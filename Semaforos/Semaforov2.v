==> flow/design.v <==
module Semaforo (
  output reg rojo,           
  output reg amarillo,        
  output reg verde,         
  input wire clk           
);
  reg [23:0] contador;        
  reg [3:0] estado;           
  parameter DIVISOR = 24'd500000; 
  always @(posedge clk) begin
    if (contador == DIVISOR - 1) begin
      contador <= 0;
      case (estado)
        3'd0: begin  
          rojo <= 1;
          amarillo <= 0;
          verde <= 0;
          estado <= 3'd1;
        end
        3'd1: begin  
          rojo <= 1;
          amarillo <= 1;
          verde <= 0;
          estado <= 3'd2;
        end
        3'd2: begin  
          rojo <= 0;
          amarillo <= 0;
          verde <= 1;
          estado <= 3'd3;
        end
			3'd3: begin  
          rojo <= 0;
          amarillo <= 1;
          verde <= 0;
          estado <= 3'd0;
		  end 
        default: estado <= 3'd0;  
      endcase
    end else begin
      contador <= contador + 1;
    end
  end
endmodule
# Step by step through the tools: Semaforo
# Tool output for the design above, in the order of the flow.
# Lines are those of the file above, counted from 1.
# Operators: Yosys type, input widths -> output width; for muxes data width and select width s.
# Cell names lack the library's common part.
# A cell with -- has no value.
[design]
top_module = "Semaforo"
clk_port = "clk"
lib = "sky130hd"
pvt_corner = "tt_025C_1v80"

# Word-level counts
# Source: Yosys, flattened and elaborated, memories not mapped. Widths are those after wreduce. Registers that Yosys merges into a memory's read port (data or address) are not register bits. Print and check cells do not count. Equal cells are merged and count once.
[bits]
word_cells = 26
regBits = 31
output_inout_bits = 3
[classes]
equal = 4
n_addsub = 1
reduce_and_logical = 12
muxes = 4
[op_table]
columns = ["op", "count"]
rows = [
  ["$add 24x1->24 const B", 1],
  ["$eq 24x19->1 const B", 1],
  ["$reduce_or 2->1", 4],
  ["$eq 4x2->1 const B", 2],
  ["$reduce_and 2->1", 3],
  ["$reduce_bool 2->1", 3],
  ["$pmux 2 s3", 1],
  ["$pmux 1 s2", 3],
  ["$eq 4x1->1 const B", 1],
  ["$logic_not 4->1", 1],
  ["$reduce_or 3->1", 1],
]

# Depth
# Longest topological path by Yosys (ltp), each cell counted once; first at word level (registers and memories cut), then after technology mapping (sequential cells cut; the memories' decode and read muxes count).
[logic_depth]
depth_word = 4
abc_area = 0
depth_mapped = 5
mapped_depth_nobuf = 5

# Mapped cells and area
# The flow's flattened synthesis, as Yosys stat reports it; memories are mapped. The netlist is that of the ABC_AREA named above (0 if unset); the other value can give another one.
# Totals and module areas in this step are rounded.
[synth_totals]
n_buf = 2
ff_cells = 31
mapped_cells = 119
yosys_area_mm2 = 0.0013
sequential_area_mm2 = 0.00069
[types]
columns = ["cell_type", "count"]
rows = [
  ["dfxtp_1", 24],
  ["edfxtp_1", 7],
  ["xnor2_1", 13],
  ["nor4_4", 3],
  ["xor2_1", 7],
  ["nor2_1", 15],
  ["nand3_1", 10],
  ["nand4_1", 6],
  ["o31a_1", 3],
  ["nor4b_4", 1],
  ["and3_1", 3],
  ["nand2_1", 5],
  ["nor4_1", 3],
  ["or2_2", 3],
  ["nor4b_2", 1],
  ["ha_1", 1],
  ["nand4_2", 1],
  ["buf_6", 1],
]
# Other cell types: 9; their cells: 12.

# Path before layout
# OpenSTA on the mapped netlist: ideal clock, no wires. The path of least setup slack (recovery checks aside). Input and output delay are each 20% of the period. Register names are those of the netlist, which keeps one name where synthesis merged equal registers.
[synth_timing]
path_kind = "flip-flop to flip-flop"
from = "register contador[0]"
to = "register rojo"
clock_period_ns = 2.56
t_required_ns = 2.268
t_arrival_ns = 1.416
path_stages = 6
path_delay_ns = 1.708
n_path_buf = 1
path_slack_ns = 0.852
t_first_pin_ns = 0.000
setup_time_ns = 0.292
synth_period_reached_ns = 1.708
# "path_delay_ns" = arrival - input delay + setup time.
# "path_stages": output pins that drive a net of the path, with the launching flip-flop's if there is one; two outputs of one cell count as two.
# "synth_period_reached_ns" is the clock period less the worst setup slack; recovery checks do not enter. This is arithmetic on one report: input and output delays are still those of the set period (20% each).
# The rows between start and end are the longest chain of elaborated cells between them; the timing report does not say that the signal goes this way. Where chains are equally long, one stands for them.
# Each line given opens the expression or statement behind the cell; cells for indexed reads and writes are added by Yosys, which also makes memories of some case tables.
# A register here has more assigning lines than the two given.
[synth_between]
cell_sequence = "dfxtp_1 ha_1 nand4_1 nor4_4 buf_6 o31a_1"
elab_chain_cells = 2
[synth_rtl]
columns = ["element", "line_no", "text"]
rows = [
  ["start: declaration", 7, "reg [23:0] contador;"],
  ["start: assignment", 12, "contador <= 0;"],
  ["start: assignment", 41, "contador <= contador + 1;"],
  ["$eq 24x19->1", 11, "if (contador == DIVISOR - 1) begin"],
  ["$reduce_and 2->1", "--", ""],
  ["end: assignment", 15, "rojo <= 1;"],
  ["end: assignment", 21, "rojo <= 1;"],
  ["end: declaration", 2, "output reg rojo,"],
]

# Path in the finished layout
# From the final timing report of run 1: the path of least setup slack in the routed layout; clock arrival at registers is part of the times.
[layout_timing]
path_kind = "flip-flop to flip-flop"
from = "register contador[0]"
to = "register contador[1]"
setup_time_ns = 0.09
n_path_buf = 1
path_slack_ns = 0.31
t_required_ns = 2.33
t_arrival_ns = 2.02
t_first_pin_ns = 0.33
path_stages = 6
clock_period_ns = 2.09
# The rows between start and end are the longest chain of elaborated cells between them; the timing report does not say that the signal goes this way. Where chains are equally long, one stands for them.
[layout_between]
cell_sequence = "dfxtp_1 ha_1 nand4_1 nor4_4 buf_4 and2b_1"
elab_chain_cells = 1
[layout_rtl]
columns = ["element", "line_no", "text"]
rows = [
  ["start: declaration", 7, "reg [23:0] contador;"],
  ["start: assignment", 12, "contador <= 0;"],
  ["start: assignment", 41, "contador <= contador + 1;"],
  ["$add 24x1->24", 41, ""],
  ["end: assignment", 12, ""],
  ["end: assignment", 41, ""],
  ["end: declaration", 7, ""],
]

# Settings and measured results of 2 stored flow runs for module Semaforo (sky130hd), not sorted in any way. The constraints put input and output delay at 20% of the set period each and load the outputs with 0.01 pF.
# "worst_path_ns" = time allowed to the worst setup path (clock period - input delay - output delay, where it has them) - its slack; a late launch clock adds to it, a late capture clock takes from it.
# "total_power_mw" is the tool's figure for a default switching activity; nothing was simulated.
# Values from the reports are rounded here.

[[run]]
name = "run 1"
[run.settings]
period_ns = 2.09
CAP_MARGIN = 20
CORE_MARGIN = 2
CORE_UTILIZATION = 40
SLEW_MARGIN = 20
[run.results]
total_die_area_mm2 = 0.0038
ws_setup_ns = 0.31
total_power_mw = 1.1
worst_hold_slack_ns = 0.45
fin_util_pct = 48
worst_path_ns = 1.78
critical_path_type = "flip-flop to flip-flop"
tns_ns = 0.000
synthArea_mm2 = 0.0013
finalCellArea_mm2 = 0.0015

[[run]]
name = "run 2"
[run.settings]
period_ns = 1.25
CORE_UTILIZATION = 36
SETUP_SLACK_MARGIN = 0.01
PLACE_DENSITY_LB_ADDON = 0.14
CORE_MARGIN = 9
GPL_TIMING_DRIVEN = 1
GPL_ROUTABILITY_DRIVEN = 0
CTS_CLUSTER_DIAMETER = 260
CAP_MARGIN = 20
SLEW_MARGIN = 20
[run.results]
total_die_area_mm2 = 0.0062
ws_setup_ns = -0.40
total_power_mw = 1.8
worst_hold_slack_ns = 0.45
fin_util_pct = 64
worst_path_ns = 1.65
critical_path_type = "flip-flop to flip-flop"
tns_ns = -8.3
synthArea_mm2 = 0.0013
finalCellArea_mm2 = 0.0022
